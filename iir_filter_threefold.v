==> flow/design.v <==
`timescale 1ns / 1ps
module adder_fixed(in1,in2,addout);
input  [19:0] in1,in2;
output reg [19:0] addout=0;
always@(*)
begin
addout=in1+in2;
end
endmodule
`timescale 1ns / 1ps
module counter(clk,count);
input clk;
output reg [1:0]count=0;
reg [2:0]temp=1;
always@(posedge clk)
if(temp<4)
    begin
    temp <= temp+1;
    count <= temp-1;
    end
else
    begin
    temp <= 2;
    count <= 0;
    end
endmodule
`timescale 1ns / 1ps
module delay_five(clk,in,out);
input clk;
input [19:0]in;
output reg [19:0]out=0;
reg [19:0]t1=0,t2=0,t3=0,t4=0;
always@(posedge clk)
begin
t1 <= in;
t2 <= t1;
t3 <= t2;
t4 <= t3;
out <= t4;
end
endmodule
`timescale 1ns / 1ps
module delay_one(clk,in,out);
input clk;
input [19:0]in;
output reg [19:0]out=0;
always@(posedge clk)
begin
out <= in;
end
endmodule
`timescale 1ns / 1ps
module delay_three(clk,in,out);
input clk;
input [19:0]in;
output reg [19:0]out=0;
reg [19:0]t1=0,t2=0;
always@(posedge clk)
begin
t1 <= in;
t2 <= t1;
out <= t2;
end
endmodule
`timescale 1ns / 1ps
module iir_filter_threefold(clk,x,y);
input clk;
input [19:0]x;
output reg [19:0]y=0;
wire [1:0]count;
reg [19:0]in1=0,in2=0,in3=0,in4=0;
wire [19:0]addout,mulout;
wire [19:0]f1,f2,f3,f4;
counter c1(clk,count);
adder_fixed af1(in1,in2,addout);
multiplier_fixed mf1(in3,in4,mulout);
delay_five d1(clk,addout,f1);
delay_five d2(clk,f1,f2);
delay_three d3(clk,mulout,f3);
delay_one d4(clk,f3,f4);
always@(posedge clk)
begin
if(count==0)
    begin
    in1=mulout;
    in2=addout;
    in3=20'b00000_01000_00000_00000;    
    in4=f2;
    end
else if(count==1)
    begin
    in1=x;
    in2=addout;
    in3=20'b00000_00100_00000_00000;    
    in4=f1;
    end
else
    begin
    in1=f3;
    in2=f4;
    in3=20'b00000_00010_00000_00000;    
    in4=addout;
    y=addout;
    end
end
endmodule
`timescale 1ns / 1ps
module multiplier_fixed(in1,in2,mulout);
input  [19:0] in1,in2;
output reg [19:0]mulout=0;
reg [40:0]temp;
always@(*)
begin
temp=in1*in2;
mulout=temp[29:10];
end
endmodule
# Tool chain data of iir_filter_threefold
# The steps from the RTL of iir_filter_threefold to its reports follow in flow order.
# Line numbers count from 1 in the design file above.
# Cell names lack the library's common part.
setup:
  top_module: "iir_filter_threefold"
  clock_port: "clk"
  cell_library: "sky130hd"
  pvt_corner: "tt_025C_1v80"

# Word-level counts
# Yosys after proc, flatten, opt, wreduce and memory -nomap, before mapping. Enables and synchronous resets that opt folds into registers are not counted as muxes. Memory bits, and registers merged into a memory's read port (data or address), are not among the register bits. Print and check cells are not counted. Equal cells are merged and count once.
word_totals:
  wordCells: 38
  out_inout_bits: 20
  reg_bits: 385
  input_bits: 21
classes:
  add_sub_neg: 3
  mux: 7
  bitwise: 2
  multipliers: 1
  equal: 1
  compare: 1
  reduce_and_logical: 2
op_table:
  columns: ["cell", "count"]
  rows:
  - ["20-bit by 20-bit multiplier with 30-bit output", 1]
  - ["20-bit 2-to-1 mux", 6]
  - ["20-bit adder", 1]
  - ["13-bit 2-to-1 mux", 1]
  - ["3-bit by 1-bit adder with 3-bit output (second input constant)", 1]
  - ["3-bit less-than comparator (second input constant)", 1]
  - ["1-bit inverter", 2]
  - ["2-bit by 1-bit subtractor with 2-bit output (second input constant)", 1]
  - ["2-bit by 1-bit == test with 1-bit output (second input constant)", 1]
  - ["2-bit logical NOT", 1]
  - ["2-bit AND reduction", 1]

# Depth
# Longest topological path by Yosys (ltp), each cell counted once; first at word level (registers and memories cut), then after technology mapping (sequential cells cut; the memories' decode and read muxes count).
depth:
  depth_word: 3
  abc_area: 1
  mapped_depth: 24
  depth_no_buf: 22

# After synthesis
# Source: synth_stat.txt of the flow (Yosys; design flattened, memories mapped). It holds for the ABC_AREA given above (unset counts as 0); a run with the other value may have another netlist.
# The area totals of this step are shown rounded.
by_type:
  columns: ["cell", "count", "area_total_um2"]
  rows:
  - ["dfxtp_1", 333, 6.67E+03]
  - ["ha_1", 116, 1.45E+03]
  - ["nand2_1", 349, 1.31E+03]
  - ["edfxtp_1", 20, 600.576]
  - ["inv_1", 156, 585.562]
  - ["nand3_1", 79, 395.379]
  - ["fa_1", 14, 280.269]
  - ["nor2_1", 42, 157.651]
  - ["xor2_1", 15, 131.376]
  - ["a21oi_1", 25, 125.12]
  - ["nand3b_1", 11, 82.579]
  - ["a22o_1", 9, 78.826]
  - ["buf_2", 13, 65.062]
  - ["and2_1", 10, 62.56]
  - ["o21ai_0", 9, 45.043]
  - ["nand2_2", 6, 37.536]
  - ["nand4_1", 6, 37.536]
  - ["and2_4", 4, 35.034]
# Other cell types: 17; their cells: 38.
mapped:
  stdcells: 1255
  buffers: 24
  seqArea_mm2: 0.0073
  ff_cells: 353
  mapped_area_mm2: 0.012

# Timing after synthesis
# OpenSTA on the mapped netlist: ideal clock, no wires. The path of least setup slack (recovery checks aside). Input and output delay are each 20% of the period. Register names are those of the netlist, which keeps one name where synthesis merged equal registers.
synth_path:
  path_kind: "register -> register"
  start: "register in3[11]"
  end: "register in1[15]"
  driving_pins: 23
  t_arrival_ns: 4.177
  launch_ns: 0.000
  t_required_ns: 4.001
  delay_ns: 4.296
  setup_time_ns: 0.119
  n_path_buf: 2
  setup_slack_ns: -0.176
  clock_period_ns: 4.12
  period_less_setup_slack_ns: 4.296
# "delay_ns" = arrival - input delay + setup time.
# "driving_pins": output pins that drive a net of the path, with the launching flip-flop's if there is one; two outputs of one cell count as two.
# "period_less_setup_slack_ns" = period - worst setup slack (recovery checks aside). The figure is calculated, with input and output delays left at 20% of the set period.
# The rows between start and end are the longest chain of elaborated cells between them; the timing report does not say that the signal goes this way. Where chains are equally long, one stands for them.
# A line is the first line of the expression or statement that the cell stems from. Yosys adds cells for indexed reads and writes and turns some case tables into memories.
# At most two assigning lines are given for a register; there are more.
synth_via:
  cell_sequence: "dfxtp_1 > buf_2 > buf_1 > nand2_1 > fa_1 > inv_1 > ha_1 > ha_1 > ha_1 > inv_1 > fa_1 > inv_1 > ha_1 > ha_1 > ha_1 > nand2_1 > inv_1 > nand2_1 > nand2_1 > nand3b_1 > xor2_1 > nand2_1 > nand3_1"
  elab_chain_cells: 2
  cells_between: 2
  cone_lines: 2
  classes_between: "mul (1); mux (1)"
synth_rtl:
  columns: ["item", "line", "text"]
  rows:
  - ["start, declared", 71, "reg [19:0]in1=0,in2=0,in3=0,in4=0;"]
  - ["start, assigned", 87, "in3=20'b00000_01000_00000_00000;"]
  - ["start, assigned", 94, "in3=20'b00000_00100_00000_00000;"]
  - ["20-bit by 20-bit multiplier with 30-bit output", 114, "temp=in1*in2;"]
  - ["20-bit 2-to-1 mux", 83, "if(count==0)"]
  - ["end, assigned", 85, "in1=mulout;"]
  - ["end, assigned", 92, "in1=x;"]
  - ["end, declared", 71, null]
# Some nets on the timed path still bear RTL names; the line given drives or declares the net.
synth_nets:
  columns: ["signal", "line"]
  rows:
  - ["d3.in[15]", 114]

# Path in the finished layout
# From the final timing report of stored run 1: the path of least setup slack in the routed layout; clock arrival at registers is part of the times.
layout_path:
  path_kind: "register -> register"
  start: "register in3[11]"
  end: "register in1[15]"
  launch_ns: 0.55
  setup_slack_ns: -0.01
  t_arrival_ns: 4.78
  clock_period_ns: 4.28
  t_required_ns: 4.77
  n_path_buf: 4
  driving_pins: 23
  setup_time_ns: 0.06
# The rows between start and end are the longest chain of elaborated cells between them; the timing report does not say that the signal goes this way. Where chains are equally long, one stands for them.
# At most two assigning lines are given for a register; there are more.
layout_via:
  cell_sequence: "dfxtp_2 > buf_6 > buf_8 > buf_6 > nand2_2 > fa_1 > inv_1 > ha_1 > ha_1 > inv_1 > fa_1 > inv_2 > ha_4 > ha_4 > ha_4 > nand2_4 > buf_12 > nor2_4 > nand3_2 > nand3b_1 > xor2_2 > nand2_1 > nand3_1"
  elab_chain_cells: 2
  cells_between: 2
  cone_lines: 2
  classes_between: "mul (1); mux (1)"
layout_rtl:
  columns: ["item", "line", "text"]
  rows:
  - ["start, declared", 71, "reg [19:0]in1=0,in2=0,in3=0,in4=0;"]
  - ["start, assigned", 87, "in3=20'b00000_01000_00000_00000;"]
  - ["start, assigned", 94, "in3=20'b00000_00100_00000_00000;"]
  - ["20-bit by 20-bit multiplier with 30-bit output", 114, "temp=in1*in2;"]
  - ["20-bit 2-to-1 mux", 83, "if(count==0)"]
  - ["end, assigned", 85, "in1=mulout;"]
  - ["end, assigned", 92, "in1=x;"]
  - ["end, declared", 71, null]
# Some nets on the timed path still bear RTL names; the line given drives or declares the net.
layout_nets:
  columns: ["signal", "line"]
  rows:
  - ["d3.in[15]", 114]

# 2 stored runs of iir_filter_threefold in the flow (synthesis by Yosys, layout by OpenROAD, sky130hd cells), in arbitrary order. Constraints: input delay and output delay 20% of the set period each, output load 0.01 pF.
# "achieved_period_ns" is the run's clock period less its worst setup slack. It is reckoned from that one timing run; input and output delays stay at 20% of the period that was set.
# "worst_path_allowed_less_slack_ns" means the part of the period allowed to the worst setup path (the constraints hold back 20% at inputs and 20% at outputs) less its slack; where the path has registers, the arrival times of their clocks count too.
# "power_uw" rests on the timing tool's default activity at the inputs, not on a simulated workload.
# The measured numbers are rounded.
runs:
  - name: "stored run 1"
    settings:
      period_ns: 4.28
      CORE_UTILIZATION: 41
      PLACE_DENSITY_LB_ADDON: 0.07
      CORE_ASPECT_RATIO: 1.91
      ABC_AREA: 1
      GPL_TIMING_DRIVEN: 0
      CTS_CLUSTER_SIZE: 22
      SLEW_MARGIN: 5
      MIN_ROUTING_LAYER: "met1"
      CAP_MARGIN: 20
      CORE_MARGIN: 2
    results:
      synthesis_area_mm2: 0.012
      design.die.area_mm2: 0.032
      finalCellArea_mm2: 0.015
      setup_ws_ns: -0.009
      tns_setup_ns: -0.009
      fin_hold_ws_ns: 0.32
      power_uw: 6400
      achieved_period_ns: 4.289
      worst_path_allowed_less_slack_ns: 4.29
      timing.worst_path_kind: "register -> register"
  - name: "stored run 2"
    settings:
      period_ns: 7.84
      CORE_UTILIZATION: 22
      SETUP_SLACK_MARGIN: -0.26
      PLACE_DENSITY_LB_ADDON: 0.08
      HOLD_SLACK_MARGIN: 0.27
      CELL_PAD_IN_SITES_GLOBAL_PLACEMENT: 3
      CTS_CLUSTER_DIAMETER: 34
      MIN_ROUTING_LAYER: "met1"
      MAX_ROUTING_LAYER: "met4"
      CAP_MARGIN: 20
      CORE_MARGIN: 2
      SLEW_MARGIN: 20
    results:
      synthesis_area_mm2: 0.012
      design.die.area_mm2: 0.055
      finalCellArea_mm2: 0.015
      setup_ws_ns: 2.9
      tns_setup_ns: 0.000
      fin_hold_ws_ns: 0.32
      power_uw: 4900
      achieved_period_ns: 4.924
      worst_path_allowed_less_slack_ns: 4.92
      timing.worst_path_kind: "register -> register"
